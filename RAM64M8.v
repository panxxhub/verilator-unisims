==> flow/design.v <==
`timescale 1 ps / 1 ps
module RAM64M8
#(
    parameter  [63:0] INIT_A           = 64'h0,
    parameter  [63:0] INIT_B           = 64'h0,
    parameter  [63:0] INIT_C           = 64'h0,
    parameter  [63:0] INIT_D           = 64'h0,
    parameter  [63:0] INIT_E           = 64'h0,
    parameter  [63:0] INIT_F           = 64'h0,
    parameter  [63:0] INIT_G           = 64'h0,
    parameter  [63:0] INIT_H           = 64'h0,
    parameter   [0:0] IS_WCLK_INVERTED = 1'b0
)
(
    input  wire       WCLK,
    input  wire       WE,
    input  wire [5:0] ADDRA,
    input  wire       DIA,
    output wire       DOA,
    input  wire [5:0] ADDRB,
    input  wire       DIB,
    output wire       DOB,
    input  wire [5:0] ADDRC,
    input  wire       DIC,
    output wire       DOC,
    input  wire [5:0] ADDRD,
    input  wire       DID,
    output wire       DOD,
    input  wire [5:0] ADDRE,
    input  wire       DIE,
    output wire       DOE,
    input  wire [5:0] ADDRF,
    input  wire       DIF,
    output wire       DOF,
    input  wire [5:0] ADDRG,
    input  wire       DIG,
    output wire       DOG,
    input  wire [5:0] ADDRH,
    input  wire       DIH,
    output wire       DOH
);
    reg [63:0] _r_mem_a;
    reg [63:0] _r_mem_b;
    reg [63:0] _r_mem_c;
    reg [63:0] _r_mem_d;
    reg [63:0] _r_mem_e;
    reg [63:0] _r_mem_f;
    reg [63:0] _r_mem_g;
    reg [63:0] _r_mem_h;
    initial begin : INIT_STATE
        _r_mem_a = INIT_A;
        _r_mem_b = INIT_B;
        _r_mem_c = INIT_C;
        _r_mem_d = INIT_D;
        _r_mem_e = INIT_E;
        _r_mem_f = INIT_F;
        _r_mem_g = INIT_G;
        _r_mem_h = INIT_H;
    end
    generate
        if (IS_WCLK_INVERTED) begin : GEN_WCLK_NEG
            always @(negedge WCLK) begin : MEM_WRITE
                if (WE) begin
                    _r_mem_a[ADDRH] <= DIA;
                    _r_mem_b[ADDRH] <= DIB;
                    _r_mem_c[ADDRH] <= DIC;
                    _r_mem_d[ADDRH] <= DID;
                    _r_mem_e[ADDRH] <= DIE;
                    _r_mem_f[ADDRH] <= DIF;
                    _r_mem_g[ADDRH] <= DIG;
                    _r_mem_h[ADDRH] <= DIH;
                end
            end
        end
        else begin : GEN_WCLK_POS
            always @(posedge WCLK) begin : MEM_WRITE
                if (WE) begin
                    _r_mem_a[ADDRH] <= DIA;
                    _r_mem_b[ADDRH] <= DIB;
                    _r_mem_c[ADDRH] <= DIC;
                    _r_mem_d[ADDRH] <= DID;
                    _r_mem_e[ADDRH] <= DIE;
                    _r_mem_f[ADDRH] <= DIF;
                    _r_mem_g[ADDRH] <= DIG;
                    _r_mem_h[ADDRH] <= DIH;
                end
            end
        end
    endgenerate
    assign DOA = _r_mem_a[ADDRA];
    assign DOB = _r_mem_b[ADDRB];
    assign DOC = _r_mem_c[ADDRC];
    assign DOD = _r_mem_d[ADDRD];
    assign DOE = _r_mem_e[ADDRE];
    assign DOF = _r_mem_f[ADDRF];
    assign DOG = _r_mem_g[ADDRG];
    assign DOH = _r_mem_h[ADDRH];
endmodule
== Step by step through the tools: RAM64M8 ==
The steps from the RTL of RAM64M8 to its reports follow in flow order.
Line numbers count from 1 in the design file above.
Operators carry their Yosys type and port widths (W data, S select, Z words).
Library cell names are shortened.
Not given: -

* Design top: RAM64M8
* Clock input: WCLK
* Standard-cell library: sky130hd
* Corner: tt_025C_1v80

== Elaborated design ==
Counts by Yosys on the flattened word-level netlist (proc, flatten, opt, wreduce; memories kept). Register bits leave out memories and registers merged into their read ports (data or address); mux counts leave out enables and synchronous resets folded into registers. Print and check cells are left out. Cells with the same type and inputs are merged into one.

* Register bits after elaboration: 512
* Latch bits: 0
* RAM bits: 0
* ROM bits: 0
* Clocked read ports x word width: 0
* Memories kept: 0
* Input bits: 58
* Output and inout bits: 8
* Word-level cells: 43

* Add/subtract/negate cells: 1
* $mul: 0
* Div/mod/pow operators: 0
* $lt $le $gt $ge: 0
* Equality and inequality tests: 0
* Shift operators: 17
* Multiplexer cells: 0
* Bitwise logic cells: 17
* Reductions and logical operators: 0

{| class="wikitable"
|+ Operator list
! cell !! number
|-
| $shift A1 B7 Y64 || 8
|-
| $shiftx A64 B6 Y1 || 8
|-
| $and A64 B64 Y64 || 8
|-
| $or A64 B64 Y64 || 8
|-
| $shift A1 B7 Y64 const A || 1
|-
| $not A64 Y64 || 1
|-
| $neg A6 Y7 || 1
|}

== Logic depth ==
Yosys ltp: most cells in a row. Word level: on the elaborated netlist, between registers, memories and ports. Mapped: between sequential cells and ports; inverters and the memories' decode and read muxes count.

* Depth after elaboration: 5
* ABC_AREA: 1
* Depth in mapped cells: 14
* Mapped depth without buffers: 10

== Netlist ==
Yosys stat after the flow's synthesis: flattened, memories mapped to cells. It holds for the ABC_AREA given above (unset counts as 0); a run with the other value may have another netlist.
The area totals of this step are shown rounded.

{| class="wikitable"
|+ Cells by type
! cell type !! number
|-
| edfxtp_1 || 512
|-
| nand2_1 || 1489
|-
| nand3_1 || 603
|-
| nand4_1 || 160
|-
| o21ai_0 || 135
|-
| clkbuf_1 || 120
|-
| nor2_1 || 78
|-
| inv_1 || 76
|-
| o21ai_1 || 57
|-
| buf_2 || 56
|-
| nand3_2 || 23
|-
| a21oi_1 || 32
|-
| buf_4 || 20
|-
| o31ai_1 || 14
|-
| nor2_4 || 9
|-
| buf_1 || 21
|-
| buf_6 || 7
|-
| o21ai_2 || 8
|}

Not listed: further types 8, cells in them 31.

* Cell count: 3451
* Mapped area: 28500 um2
* Flip-flop cells: 512
* Buffers: 224

== Timing after synthesis ==
OpenSTA on the mapped netlist: ideal clock, no wires. The path of least setup slack (recovery checks aside). Input and output delay are each 20% of the period. Register names are those of the netlist, which keeps one name where synthesis merged equal registers.

* Kind: input to output
* From: input ADDRH[0]
* To: output DOH
* Period: 7.87 ns
* External output delay: 1.574 ns
* Arrival: 2.768 ns
* Required time: 6.296 ns
* Setup slack: 3.528 ns
* Path delay: 1.194 ns
* Stages on the path: 11
* Buffers on the path: 3
* Period reached after synthesis: 4.342 ns

"path delay" = arrival - input delay + setup time.
At an output port there is no setup time.
"stages on the path" counts driving pins, that of a launching flip-flop among them; a cell with two outputs on the path counts twice.
"period reached after synthesis" = period - worst setup slack (recovery checks aside). The figure is calculated, with input and output delays left at 20% of the set period.
The rows between start and end are the longest chain of elaborated cells between them; the timing report does not say that the signal goes this way. Where chains are equally long, one stands for them.
Each line given opens the expression or statement behind the cell; cells for indexed reads and writes are added by Yosys, which also makes memories of some case tables.

* Path through: buf_2 -> clkbuf_1 -> buf_1 -> nand2_1 -> nand2_1 -> nand2_1 -> nand3_1 -> nand3_1 -> nand2_1 -> nand2_1 -> nand2_1
* Length of the longest elaborated chain: 1

{| class="wikitable"
|+ Ends and longest elaborated chain, after synthesis
! item !! RTL line !! text
|-
| start: declaration || 38 || <nowiki>input  wire [5:0] ADDRH,</nowiki>
|-
| $shiftx A64 B6 Y1 || 97 || <nowiki>assign DOH = _r_mem_h[ADDRH];</nowiki>
|-
| end: declaration || 40 || <nowiki>output wire       DOH</nowiki>
|}

== Path in the finished layout ==
From the final timing report of run 1: the path of least setup slack in the routed layout; clock arrival at registers is part of the times.

* Kind: input to output
* From: input ADDRG[0]
* To: output DOG
* Period: 5.46 ns
* External output delay: 1.09 ns
* Arrival: 3.67 ns
* Required time: 4.37 ns
* Setup slack: 0.70 ns
* Stages on the path: 11
* Buffers on the path: 2

The rows between start and end are the longest chain of elaborated cells between them; the timing report does not say that the signal goes this way. Where chains are equally long, one stands for them.

* Path through: clkdlybuf4s50_1 -> inv_1 -> nand2_1 -> nand3_1 -> nand3_1 -> nand2_1 -> nand2_1 -> nand3_1 -> nand3_1 -> nand2_1 -> clkdlybuf4s50_1
* Length of the longest elaborated chain: 1

{| class="wikitable"
|+ Ends and longest elaborated chain, after layout
! item !! RTL line !! text
|-
| start: declaration || 35 || <nowiki>input  wire [5:0] ADDRG,</nowiki>
|-
| $shiftx A64 B6 Y1 || 96 || <nowiki>assign DOG = _r_mem_g[ADDRG];</nowiki>
|-
| end: declaration || 37 || <nowiki>output wire       DOG,</nowiki>
|}

Subject: flow runs of RAM64M8

Hi,

Top module RAM64M8; platform sky130hd; tools Yosys and OpenROAD; 2 stored runs in no particular order. Input and output delays are each 20% of the period that was set; the output load is 0.01 pF.
"achieved clock period" = clock period - worst setup slack. The figure is calculated, with input and output delays left at 20% of the set period.
By "worst setup path time" is meant the share of the clock period that the worst setup path is allowed (20% is reserved at inputs, 20% at outputs), minus its slack. Clock arrival times at its registers enter into it.
"power": no workload was simulated; the value follows from the tool's default switching activity.
The results are shown rounded.

Run 1
==> flow/run.sh <==
#!/bin/bash
# the make line also repeats the synthesis and layout settings of config.mk as NAME=value (left out here)
make -C /OpenROAD-flow-scripts/flow DESIGN_CONFIG=/design/flow/config.mk WORK_HOME=/design/flow/orfs CLKGATE_MAP_FILE= finish
==> flow/config.mk <==
export PLATFORM = sky130hd
export DESIGN_NAME = RAM64M8
export DESIGN_NICKNAME = RAM64M8
export VERILOG_FILES = /design/flow/design.v
export SDC_FILE = /design/flow/constraint.sdc
export NUM_CORES = 4
export LEC_CHECK = 0
export ABC_AREA = 1
export CAP_MARGIN = 20
export CELL_PAD_IN_SITES_DETAIL_PLACEMENT = 1
export CORE_MARGIN = 2
export CORE_UTILIZATION = 58
export CTS_CLUSTER_DIAMETER = 101
export CTS_CLUSTER_SIZE = 16
export PLACE_DENSITY_LB_ADDON = 0.06
export SLEW_MARGIN = 5
export TNS_END_PERCENT = 30
==> flow/constraint.sdc <==
create_clock -name core_clock -period 5.46 [get_ports {WCLK}]
set_input_delay 1.0920 -clock core_clock [delete_from_list [all_inputs] [get_ports {WCLK}]]
set_output_delay 1.0920 -clock core_clock [all_outputs]
set_load 0.01 [all_outputs]

==> results of run 1 <==
chip area after synthesis (Yosys): 28500 um2
die area: 50900 um2
standard-cell area of the final layout: 31100 um2
utilization: 64.0%
worst setup slack after layout: 0.700 ns
total negative slack: 0.000 ns
worst hold slack: 0.555 ns
power: 8890 uW
achieved clock period: 4.760 ns
worst setup path time: 2.58 ns
worst setup path kind: input to output

Run 2
==> flow/run.sh <==
#!/bin/bash
# the make line also repeats the synthesis and layout settings of config.mk as NAME=value (left out here)
make -C /OpenROAD-flow-scripts/flow DESIGN_CONFIG=/design/flow/config.mk WORK_HOME=/design/flow/orfs CLKGATE_MAP_FILE= finish
==> flow/config.mk <==
export PLATFORM = sky130hd
export DESIGN_NAME = RAM64M8
export DESIGN_NICKNAME = RAM64M8
export VERILOG_FILES = /design/flow/design.v
export SDC_FILE = /design/flow/constraint.sdc
export NUM_CORES = 4
export LEC_CHECK = 0
export ABC_AREA = 0
export CAP_MARGIN = 20
export CELL_PAD_IN_SITES_DETAIL_PLACEMENT = 0
export CELL_PAD_IN_SITES_GLOBAL_PLACEMENT = 3
export CORE_MARGIN = 2
export CORE_UTILIZATION = 57
export CTS_CLUSTER_DIAMETER = 149
export CTS_CLUSTER_SIZE = 63
export HOLD_SLACK_MARGIN = 0.09
export MIN_ROUTING_LAYER = met1
export SETUP_SLACK_MARGIN = 0.54
export SLEW_MARGIN = 0
export TNS_END_PERCENT = 95
==> flow/constraint.sdc <==
create_clock -name core_clock -period 5.66 [get_ports {WCLK}]
set_input_delay 1.1320 -clock core_clock [delete_from_list [all_inputs] [get_ports {WCLK}]]
set_output_delay 1.1320 -clock core_clock [all_outputs]
set_load 0.01 [all_outputs]

==> results of run 2 <==
chip area after synthesis (Yosys): 25700 um2
die area: 46900 um2
standard-cell area of the final layout: 27900 um2
utilization: 62.8%
worst setup slack after layout: 0.764 ns
total negative slack: 0.000 ns
worst hold slack: 0.583 ns
power: 7230 uW
achieved clock period: 4.896 ns
worst setup path time: 2.63 ns
worst setup path kind: input to output

Regards
