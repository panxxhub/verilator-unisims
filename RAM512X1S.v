==> flow/design.v <==
`timescale 1 ps / 1 ps
module RAM512X1S
#(
    parameter [511:0] INIT = 512'h0,
    parameter   [0:0] IS_WCLK_INVERTED = 1'b0
)
(
    input  wire       WCLK,
    input  wire       WE,
    input  wire [8:0] A,
    input  wire       D,
    output wire       O
);
    reg  [511:0] _r_mem;
    initial begin : INIT_STATE
        _r_mem = INIT;
    end
    generate
        if (IS_WCLK_INVERTED) begin : GEN_WCLK_NEG
            always @(negedge WCLK) begin : MEM_WRITE
                if (WE) begin
                    _r_mem[A] <= D;
                end
            end
        end
        else begin : GEN_WCLK_POS
            always @(posedge WCLK) begin : MEM_WRITE
                if (WE) begin
                    _r_mem[A] <= D;
                end
            end
        end
    endgenerate
    assign O = _r_mem[A];
endmodule
; From RTL to reports: RAM512X1S
; What the tools print for RAM512X1S, step after step.
; Lines are those of the file above, counted from 1.
; Cell names lack the library's common part.
; Not given: --
[setup]
design = RAM512X1S
clock = WCLK
cell_library = sky130hd
pvt_corner = tt_025C_1v80

; Word level
; Source: Yosys, flattened and elaborated, memories not mapped. Widths are those after wreduce; folded enables and synchronous resets count as part of the registers. Registers that Yosys merges into a memory's read port (data or address) are not register bits. Print and check cells do not count. Equal cells are merged and count once.
[bits]
ff_bits = 512
inputBits = 12
out_inout_bits = 1
elab_cells = 8
[op_classes]
addsub = 1
shift = 3
n_logic = 3
[op_table]
columns = operator, n
row1 = 1-bit by 10-bit variable shift with 512-bit output, 1
row2 = 1-bit by 10-bit variable shift with 512-bit output with constant A, 1
row3 = 512-bit bitwise AND, 1
row4 = 512-bit bitwise OR, 1
row5 = 512-bit by 9-bit variable part select with 1-bit output, 1
row6 = 512-bit inverter, 1
row7 = 9-bit negator with 10-bit output, 1

; Logic depth
; Yosys ltp: most cells in a row. Word level: on the elaborated netlist, between registers, memories and ports. Mapped: between sequential cells and ports; inverters and the memories' decode and read muxes count.
[depth]
depth_word = 5
ABC_AREA = 0
ltp_mapped = 16
ltp_nobuf = 9

; Mapped cells and area
; Source: synth_stat.txt of the flow (Yosys; design flattened, memories mapped). It holds for the ABC_AREA given above (unset counts as 0); a run with the other value may have another netlist.
; Totals and module areas in this step are rounded.
[mapped]
cells = 2184
synth_area_um2 = 29000
sequential_area_um2 = 15000
flip_flops = 512
buf_cells = 173
[by_type]
columns = cell_type, n, type_area_um2
row1 = edfxtp_1, 512, 1.54E+04
row2 = mux2_2, 446, 5.02E+03
row3 = mux4_2, 114, 2.57E+03
row4 = nor2_1, 466, 1.75E+03
row5 = mux2_1, 71, 799.517
row6 = mux2i_1, 41, 410.394
row7 = nand2_1, 108, 405.389
row8 = nor2_2, 61, 381.616
row9 = clkbuf_1, 90, 337.824
row10 = buf_2, 63, 315.302
row11 = a22oi_1, 25, 187.68
row12 = buf_6, 13, 146.39
row13 = a21oi_1, 21, 105.101
row14 = a221oi_1, 9, 78.826
row15 = nand3_1, 15, 75.072
row16 = o21ai_0, 15, 75.072
row17 = nor2b_1, 11, 68.816
row18 = a221o_1, 5, 50.048
; Not listed: further types 41, cells in them 98.

; Worst setup path after synthesis
; OpenSTA on the mapped netlist: ideal clock, no wires. The path of least setup slack (recovery checks aside). Input and output delay are each 20% of the period. Register names are those of the netlist, which keeps one name where synthesis merged equal registers.
[synth_path]
kind = input -> register
start = in A[0]
end = reg _r_mem[12]
clock_period_ps = 5680
input_delay_ps = 1136
setup_ps = 260
launch_ps = 1136
arrival_ps = 4290
required_ps = 5420
path_slack_ps = 1130
path_delay_ps = 3414
stages = 13
path_buffers = 6
synth_period_reached_ps = 4550
; "path_delay_ps" is the arrival time less input delay plus setup time.
; "stages": output pins that drive a net of the path, with the launching flip-flop's if there is one; two outputs of one cell count as two.
; "synth_period_reached_ps" is the clock period less the worst setup slack; recovery checks do not enter. This is arithmetic on one report: input and output delays are still those of the set period (20% each).
; Between the ends stands the longest chain of elaborated cells between them, by number of cells; it is not shown to be the way that was timed. Of several equally long chains one is given.
; A line is the first line of the expression or statement that the cell stems from. Yosys adds cells for indexed reads and writes and turns some case tables into memories.
[synth_between]
path_cell_list = buf_2 buf_4 buf_4 buf_2 buf_2 inv_1 ha_1 buf_1 xor2_1 nor3b_1 nand2_1 nor2_1 mux2_2
elab_chain_cells = 5
cells_between = 6
cone_lines = 1
cone_classes = add/sub: 1; shift: 2; logic: 3
[synth_lines]
columns = item, line
row1 = "start, declared", 10  ; input  wire [8:0] A,
row2 = 9-bit negator with 10-bit output, 29  ; _r_mem[A] <= D;
row3 = 1-bit by 10-bit variable shift with 512-bit output, 29
row4 = 512-bit inverter, 29
row5 = 512-bit bitwise AND, 29
row6 = 512-bit bitwise OR, 29
row7 = "end, assigned", 29
row8 = "end, declared", 14  ; reg  [511:0] _r_mem;

; Worst path after layout
; From the final timing report of flow run A: the path of least setup slack in the routed layout; clock arrival at registers is part of the times.
; The report prints the path's times to 10 ps; the period is as set.
[layout_path]
kind = input -> output
start = in A[0]
end = out O
clock_period_ps = 3990
input_delay_ps = 800
out_delay_ps = 800
launch_ps = 800
arrival_ps = 2960
required_ps = 3190
path_slack_ps = 230
stages = 9
path_buffers = 3
; Between the ends stands the longest chain of elaborated cells between them, by number of cells; it is not shown to be the way that was timed. Of several equally long chains one is given.
[layout_between]
path_cell_list = clkbuf_16 buf_12 mux4_2 mux4_2 o22ai_4 a22oi_2 nor2_2 a32oi_2 buf_6
elab_chain_cells = 1
cells_between = 1
cone_lines = 1
cone_classes = shift: 1
[layout_lines]
columns = item, line
row1 = "start, declared", 10  ; input  wire [8:0] A,
row2 = 512-bit by 9-bit variable part select with 1-bit output, 34  ; assign O = _r_mem[A];
row3 = "end, declared", 12  ; output wire       O

Subject: flow runs of RAM512X1S

Hi,

Measured results for RAM512X1S: 2 stored runs of the Yosys and OpenROAD flow on sky130hd. The settings differ; the order carries no meaning. The constraints put input and output delay at 20% of the set period each and load the outputs with 0.01 pF.
"achievedPeriod_ps" is the run's clock period less its worst setup slack. It is reckoned from that one timing run; input and output delays stay at 20% of the period that was set.
"worst_path_allowed_less_slack_ps" = time allowed to the worst setup path (clock period - input delay - output delay, where it has them) - its slack; a late launch clock adds to it, a late capture clock takes from it.
"final_power_uw": no workload was simulated; the value follows from the tool's default switching activity.
"worst_path_allowed_less_slack_ps" is given in steps of 10 ps.
The measured numbers are rounded.

# flow run A
==> flow/run.sh <==
#!/bin/bash
# the make line also repeats the synthesis and layout settings of config.mk as NAME=value (left out here)
make -C /OpenROAD-flow-scripts/flow DESIGN_CONFIG=/design/flow/config.mk WORK_HOME=/design/flow/orfs CLKGATE_MAP_FILE= finish
==> flow/config.mk <==
export PLATFORM = sky130hd
export DESIGN_NAME = RAM512X1S
export DESIGN_NICKNAME = RAM512X1S
export VERILOG_FILES = /design/flow/design.v
export SDC_FILE = /design/flow/constraint.sdc
export NUM_CORES = 4
export LEC_CHECK = 0
export ABC_AREA = 0
export CAP_MARGIN = 20
export CORE_MARGIN = 2
export CORE_UTILIZATION = 47
export CTS_CLUSTER_SIZE = 42
export HOLD_SLACK_MARGIN = -0.08
export MAX_ROUTING_LAYER = met4
export MIN_ROUTING_LAYER = met2
export SETUP_SLACK_MARGIN = 0.58
export SLEW_MARGIN = 10
==> flow/constraint.sdc <==
create_clock -name core_clock -period 3.99 [get_ports {WCLK}]
set_input_delay 0.7980 -clock core_clock [delete_from_list [all_inputs] [get_ports {WCLK}]]
set_output_delay 0.7980 -clock core_clock [all_outputs]
set_load 0.01 [all_outputs]

==> flow run A: results <==
hold_ws_ps=560
tns_setup_ps=0
post_route_stdcell_area_um2=35000
ys_area_um2=29000
worstSetupSlack_ps=230
worst_path_allowed_less_slack_ps=2160
worst_setup_path_type="input -> output"
final_power_uw=13000
util_pct=57
die_um2=63000
achievedPeriod_ps=3756

# flow run B
==> flow/run.sh <==
#!/bin/bash
# the make line also repeats the synthesis and layout settings of config.mk as NAME=value (left out here)
make -C /OpenROAD-flow-scripts/flow DESIGN_CONFIG=/design/flow/config.mk WORK_HOME=/design/flow/orfs CLKGATE_MAP_FILE= finish
==> flow/config.mk <==
export PLATFORM = sky130hd
export DESIGN_NAME = RAM512X1S
export DESIGN_NICKNAME = RAM512X1S
export VERILOG_FILES = /design/flow/design.v
export SDC_FILE = /design/flow/constraint.sdc
export NUM_CORES = 4
export LEC_CHECK = 0
export CAP_MARGIN = 20
export CELL_PAD_IN_SITES_DETAIL_PLACEMENT = 2
export CORE_ASPECT_RATIO = 1.3
export CORE_MARGIN = 2
export CORE_UTILIZATION = 28
export MAX_ROUTING_LAYER = met5
export MIN_ROUTING_LAYER = met1
export PLACE_DENSITY_LB_ADDON = 0.0
export SLEW_MARGIN = 20
export TNS_END_PERCENT = 5
==> flow/constraint.sdc <==
create_clock -name core_clock -period 3.52 [get_ports {WCLK}]
set_input_delay 0.7040 -clock core_clock [delete_from_list [all_inputs] [get_ports {WCLK}]]
set_output_delay 0.7040 -clock core_clock [all_outputs]
set_load 0.01 [all_outputs]

==> flow run B: results <==
hold_ws_ps=520
tns_setup_ps=-120
post_route_stdcell_area_um2=36000
ys_area_um2=29000
worstSetupSlack_ps=-120
worst_path_allowed_less_slack_ps=2230
worst_setup_path_type="input -> output"
final_power_uw=16000
util_pct=35
die_um2=110000
achievedPeriod_ps=3639

Regards
